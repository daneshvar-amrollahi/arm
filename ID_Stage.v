==> flow/design.v <==
module Condition_Check (
    cond,
    stat_reg,
    cond_state
);
    input [4 - 1:0] cond;
    input [4 - 1:0] stat_reg;
    output cond_state;
    wire z, c, n, v;
    assign {z, c, n, v} = stat_reg;
    reg cond_state_reg;
    always @(cond, z, c, n, v) begin
        cond_state_reg = 1'b0;
        case(cond)
            4'b0000 : begin
                cond_state_reg = z;
            end
            4'b0001 : begin
                cond_state_reg = ~z;
            end
            4'b0010 : begin
                cond_state_reg = c;
            end
            4'b0011 : begin
                cond_state_reg = ~c;
            end
            4'b0100 : begin
                cond_state_reg = n;
            end
            4'b0101 : begin
                cond_state_reg = ~n;
            end
            4'b0110 : begin
                cond_state_reg = v;
            end
            4'b0111 : begin
                cond_state_reg = ~v;
            end
            4'b1000 : begin
                cond_state_reg = c & ~z;
            end
            4'b1001 : begin
                cond_state_reg = ~c | z;
            end
            4'b1010 : begin
                cond_state_reg = (n & v) | (~n & ~v);
            end
            4'b1011 : begin
                cond_state_reg = (n & ~v) | (~n & v);
            end
            4'b1100 : begin
                cond_state_reg = ~z & ((n & v) | (~n & ~v));
            end
            4'b1101 : begin
                cond_state_reg = z | (n & ~v) | (~n & ~v);
            end
            4'b1110 : begin
                cond_state_reg = 1'b1;
            end
        endcase
    end
    assign cond_state = cond_state_reg;
endmodule
module ControlUnit(
		mode, opcode, s,
		exe_cmd, mem_read, mem_write,
		wb_enable, branch_taken, status_write_enable
		);
	input[2 - 1 : 0] mode;
	input[4 - 1 : 0] opcode;
	input s;
	output reg[4 - 1 : 0] exe_cmd;
	output reg mem_read, mem_write, wb_enable,
			branch_taken, status_write_enable;
	always @(mode, opcode, s) begin
		exe_cmd = 0; mem_read = 0;
		mem_write = 0; wb_enable = 0;
		branch_taken = 0;
		status_write_enable = 0;
		case (mode)
			2'b00 : begin
				case (opcode) 
					4'b1101 : begin
						wb_enable = 1'b1;
						status_write_enable = s;
						exe_cmd = 4'b1101;
					end
					4'b1111 : begin
						wb_enable = 1'b1;
						status_write_enable = s;
						exe_cmd = 4'b1111;
					end
					4'b0100 : begin
						wb_enable = 1'b1;
						status_write_enable = s;
						exe_cmd = 4'b0100;
					end
					4'b0101 : begin
						wb_enable = 1'b1;
						status_write_enable = s;
						exe_cmd = 4'b0101;
					end
					4'b0010 : begin
						wb_enable = 1'b1;
						status_write_enable = s;
						exe_cmd = 4'b0010;
					end		
					4'b0110 : begin
						wb_enable = 1'b1;
						status_write_enable = s;
						exe_cmd = 4'b0110;
					end
					4'b0000 : begin
						wb_enable = 1'b1;
						status_write_enable = s;
						exe_cmd = 4'b0000;
					end
					4'b1100 : begin
						wb_enable = 1'b1;
						status_write_enable = s;
						exe_cmd = 4'b1100;
					end
					4'b0001 : begin
						wb_enable = 1'b1;
						status_write_enable = s;
						exe_cmd = 4'b0001;
					end
					4'b1010 : begin
						wb_enable = 1'b0;
						status_write_enable = 1'b1;
						exe_cmd = 4'b1010;
					end
					4'b1000: begin
						wb_enable = 1'b0;
						status_write_enable = 1'b1;
						exe_cmd = 4'b1000;
					end
				endcase
			end
			2'b01 : begin
				case (s) 
					1'b1: begin
						wb_enable = 1'b1;
						status_write_enable = 1'b1;
						exe_cmd = 4'b0100;
						mem_read = 1'b1;
					end
					1'b0: begin
						wb_enable = 1'b0;
						status_write_enable = 1'b0;
						exe_cmd = 4'b0100;
						mem_write = 1'b1;
					end
				endcase
			end
			2'b10 : begin
				branch_taken = 1'b1;
			end
		endcase
	end
endmodule
module ID_Stage(
	clk,
	rst,
	PC_in,
	instruction_in,
	hazard,
	status_register_in,	
	wb_dest,
	wb_value,
	wb_enable_WB,
	PC,
	mem_read_out, 
	mem_write_out, 
	wb_enable_out,
	execute_command_out,
	branch_taken_out, 
	status_write_enable_out,
	reg_file_out1, 
	reg_file_out2,
	two_src,
	src1_out, 
	src2_out,
	immediate_out,
	signed_immediate,
	shift_operand,
	dest_reg_out  
);
	input clk;
	input rst;
	input[32 - 1: 0] PC_in;
	input[32 - 1:0] instruction_in;
	input hazard;
	input [3:0] status_register_in;
	input [4 - 1 : 0] wb_dest;
	input [32 - 1 : 0] wb_value;
	input wb_enable_WB;
	output[32 - 1: 0] PC;
	output mem_read_out, mem_write_out, wb_enable_out;
	output [4 - 1:0] execute_command_out;
	output branch_taken_out, status_write_enable_out;
	output [32 - 1:0] reg_file_out1, reg_file_out2;
	output two_src;
	output [4 - 1 : 0] src1_out, src2_out;
	output immediate_out;
	output [23:0] signed_immediate;
	output [12 - 1:0] shift_operand;
	output [4 - 1:0] dest_reg_out;  
	assign PC = PC_in;
	assign src1_out = instruction_in[19:16];
	wire two_src_mem_write_en;
	wire control_unit_mux_enable;
	wire mem_write;
	assign two_src_mem_write_en = control_unit_mux_enable == 1'b0 ? mem_write : 1'b0;
	assign two_src = (~instruction_in[25]) | (two_src_mem_write_en);
	wire mem_read, wb_enable, branch_taken, status_write_enable;
	wire [4 - 1:0] execute_command;
	ControlUnit control_unit(
		.mode(instruction_in[27:26]),
		.opcode(instruction_in[24:21]), 
		.s(instruction_in[20]),
		.exe_cmd(execute_command), 
		.mem_read(mem_read), 
		.mem_write(mem_write),
		.wb_enable(wb_enable), 
		.branch_taken(branch_taken),
		.status_write_enable(status_write_enable)
	);
	wire cond_state;
	assign control_unit_mux_enable = ~cond_state | hazard;
	assign mem_read_out = control_unit_mux_enable == 1'b0 ? mem_read : 1'b0;
	assign mem_write_out = control_unit_mux_enable == 1'b0 ? mem_write : 1'b0;
	assign wb_enable_out = control_unit_mux_enable == 1'b0 ? wb_enable : 1'b0;
	assign branch_taken_out = control_unit_mux_enable == 1'b0 ? branch_taken : 1'b0;
	assign status_write_enable_out = control_unit_mux_enable == 1'b0 ? status_write_enable : 1'b0;
	assign execute_command_out = control_unit_mux_enable == 1'b0 ? execute_command : 4'b0;
	wire[4 - 1:0] reg_file_src1, reg_file_src2;
	assign reg_file_src1 = instruction_in[19:16];
	assign reg_file_src2 = mem_write_out ? instruction_in[15:12] : instruction_in[3:0];
	assign src2_out = reg_file_src2; 
	RegisterFile register_file(
		.clk(clk), 
		.rst(rst),
    	.src1(reg_file_src1), 
		.src2(reg_file_src2),
		.dest_wb(wb_dest),
		.result_wb(wb_value),
    	.wb_enable(wb_enable_WB),
		.reg1(reg_file_out1), .reg2(reg_file_out2)
	);
	Condition_Check condition_check(
		.cond(instruction_in[31:28]),
		.stat_reg(status_register_in),
		.cond_state(cond_state)
    );
	assign shift_operand = instruction_in[11:0];
	assign signed_immediate = instruction_in[23:0];
	assign dest_reg_out = instruction_in[15:12];
	assign immediate_out = instruction_in[25];
endmodule
module RegisterFile (
	clk, 
    rst, 
    src1, 
    src2, 
    dest_wb, 
	result_wb,  
    wb_enable,
	reg1, 
    reg2
);
    input clk, rst;
    input [4 - 1 : 0] src1, src2, dest_wb;
	input[32 - 1:0] result_wb;
    input wb_enable;
	output [32 - 1:0] reg1, reg2;
    reg[32 - 1:0] data[0:16 - 1];
    always @(negedge clk, posedge rst) begin
		if (rst) begin
            data[0] <= 32'd0;
            data[1] <= 32'd1;
            data[2] <= 32'd2;
            data[3] <= 32'd3;
            data[4] <= 32'd4;
            data[5] <= 32'd5;
            data[6] <= 32'd6;
            data[7] <= 32'd7;
            data[8] <= 32'd8;
            data[9] <= 32'd9;
            data[10] <= 32'd10;
            data[11] <= 32'd11;
            data[12] <= 32'd12;
            data[13] <= 32'd13;
            data[14] <= 32'd14;
            data[15] <= 32'd15;
        end
        else if (wb_enable) data[dest_wb] <= result_wb;
	end
    assign reg1 = data[src1];
    assign reg2 = data[src2];
endmodule 
Tool chain data of ID_Stage
What the tools print for ID_Stage, step after step.
Line numbers count from 1 in the design file above.
Operators: Yosys type, input widths -> output width; for muxes data width and select width s.
Library cell names are shortened.
{ "design": {"design": "ID_Stage", "clk_port": "clk", "lib": "sky130hd", "corner": "tt_025C_1v80"} }

Word-level counts
Counts by Yosys on the flattened word-level netlist (proc, flatten, opt, wreduce). Print and check cells are left out. Cells with the same type and inputs are merged into one.
{ "bits": {"regBits": 512, "latchBits": 0, "mem_bits_rw": 0, "rom_bits": 0, "clocked_rd_ports_x_width": 0, "n_memories": 0, "inputBits": 108, "out_inout_bits": 155, "word_cells": 152} }
{ "classes": {"add_sub_neg": 0, "mul": 0, "div_mod_pow": 0, "cmp": 0, "equal": 71, "shifts": 0, "mux": 21, "n_logic": 20, "reduce_and_logical": 24} }
{ "op_table": {"columns": ["operator", "n"], "rows": [
  ["$pmux 32 s16", 2],
  ["$eq 4x4->1 const B", 36],
  ["$eq 4x3->1 const B", 19],
  ["$pmux 4 s10", 1],
  ["$eq 4x2->1 const B", 9],
  ["$reduce_and 2->1", 16],
  ["$eq 4x1->1 const B", 5],
  ["$logic_not 4->1", 5],
  ["$pmux 1 s15", 1],
  ["$pmux 1 s2", 5],
  ["$reduce_or 9->1", 1],
  ["$mux 1", 9],
  ["$pmux 4 s2", 1],
  ["$mux 4", 2],
  ["$or 1x1->1", 7],
  ["$not 1->1", 7],
  ["$and 1x1->1", 6],
  ["$eq 2x1->1 const B", 1],
  ["$eq 2x2->1 const B", 1],
  ["$logic_not 2->1", 1],
  ["$reduce_or 2->1", 1]
]} }

Logic depth
Depth = most cells in a row (Yosys ltp): at word level without a register or memory, in the mapped netlist without a sequential cell, where the memories' decode and read muxes count.
{ "logic_depth": {"word_depth": 11, "ABC_AREA": 0, "depth_mapped": 12, "mapped_depth_nobuf": 10} }

Netlist
Yosys stat after the flow's synthesis: flattened, memories mapped to cells. It holds for the ABC_AREA given above (unset counts as 0); a run with the other value may have another netlist.
{ "synth_totals": {"cells": 2172, "synth_area_um2": 26357.8, "sequential_area_um2": 12852.3, "flip_flops": 512, "n_buf": 269} }
{ "by_type": {"columns": ["cell_type", "n", "area_total_um2"], "rows": [
  ["dfrtn_1", 480, 1.2E+04],
  ["mux2_2", 516, 5.81E+03],
  ["a22oi_1", 398, 2.99E+03],
  ["dfstp_2", 32, 840.806],
  ["nand4_1", 106, 663.136],
  ["buf_4", 78, 585.562],
  ["o22a_1", 64, 560.538],
  ["clkbuf_1", 121, 454.186],
  ["a21oi_1", 69, 345.331],
  ["a221oi_1", 26, 227.718],
  ["a22o_1", 25, 218.96],
  ["mux2i_4", 9, 202.694],
  ["nand3_1", 40, 200.192],
  ["buf_6", 16, 180.173],
  ["buf_2", 31, 155.149],
  ["nor2_1", 29, 108.854],
  ["nand2_1", 28, 105.101],
  ["buf_1", 22, 82.579]
]} }
Not listed: further types 27, cells in them 82.
The figures by module come from a second, unflattened synthesis with its own total; it is not the netlist above.
{ "hier_totals": {"hier_cells": 2547, "hier_area_um2": 28696.3} }
Each row is one instance without its submodules.
{ "by_module": {"columns": ["mod", "n_inst", "cells", "mod_area_um2", "seq_area_um2"], "rows": [
  ["RegisterFile", 1, 2406, 27635.3, 12852.3],
  ["ID_Stage", 1, 93, 724.4, 0.0],
  ["Condition_Check", 1, 25, 183.9, 0.0],
  ["ControlUnit", 1, 23, 152.6, 0.0]
]} }

## Implementation results

Stored flow runs of ID_Stage (2 of them; Yosys, OpenROAD, sky130hd). They differ in their settings and are not a sequence. Constraints: input delay and output delay 20% of the set period each, output load 0.01 pF.
"finish__power__total" is the tool's figure for a default switching activity; nothing was simulated.

settings of stored run 1
{
  "period_ns": 6.14,
  "CORE_UTILIZATION": 28,
  "CORE_ASPECT_RATIO": 1.58,
  "CORE_MARGIN": 5,
  "CELL_PAD_IN_SITES_GLOBAL_PLACEMENT": 3,
  "CELL_PAD_IN_SITES_DETAIL_PLACEMENT": 0,
  "CTS_CLUSTER_DIAMETER": 35,
  "CAP_MARGIN": 20,
  "SLEW_MARGIN": 20
}
report of stored run 1
yosys chip area after synthesis (um^2): 26357.8
finish__design__die__area: 100533.0
finish__design__instance__area__stdcell: 34888.5
finish__design__instance__utilization: 0.3731
finish__timing__setup__ws: -0.121
finish__timing__setup__tns: -0.754
finish__timing__hold__ws: 0.484
finish__power__total: 1.223e-02

settings of stored run 2
{
  "period_ns": 5.48,
  "CORE_UTILIZATION": 27,
  "SETUP_SLACK_MARGIN": 0.31,
  "PLACE_DENSITY_LB_ADDON": 0.27,
  "CORE_ASPECT_RATIO": 0.62,
  "CORE_MARGIN": 7,
  "ABC_AREA": 1,
  "CTS_CLUSTER_SIZE": 40,
  "SLEW_MARGIN": 5,
  "CAP_MARGIN": 20
}
report of stored run 2
yosys chip area after synthesis (um^2): 28524.9
finish__design__die__area: 115205.0
finish__design__instance__area__stdcell: 40248.6
finish__design__instance__utilization: 0.3860
finish__timing__setup__ws: -0.334
finish__timing__setup__tns: -10.293
finish__timing__hold__ws: 0.459
finish__power__total: 1.290e-02
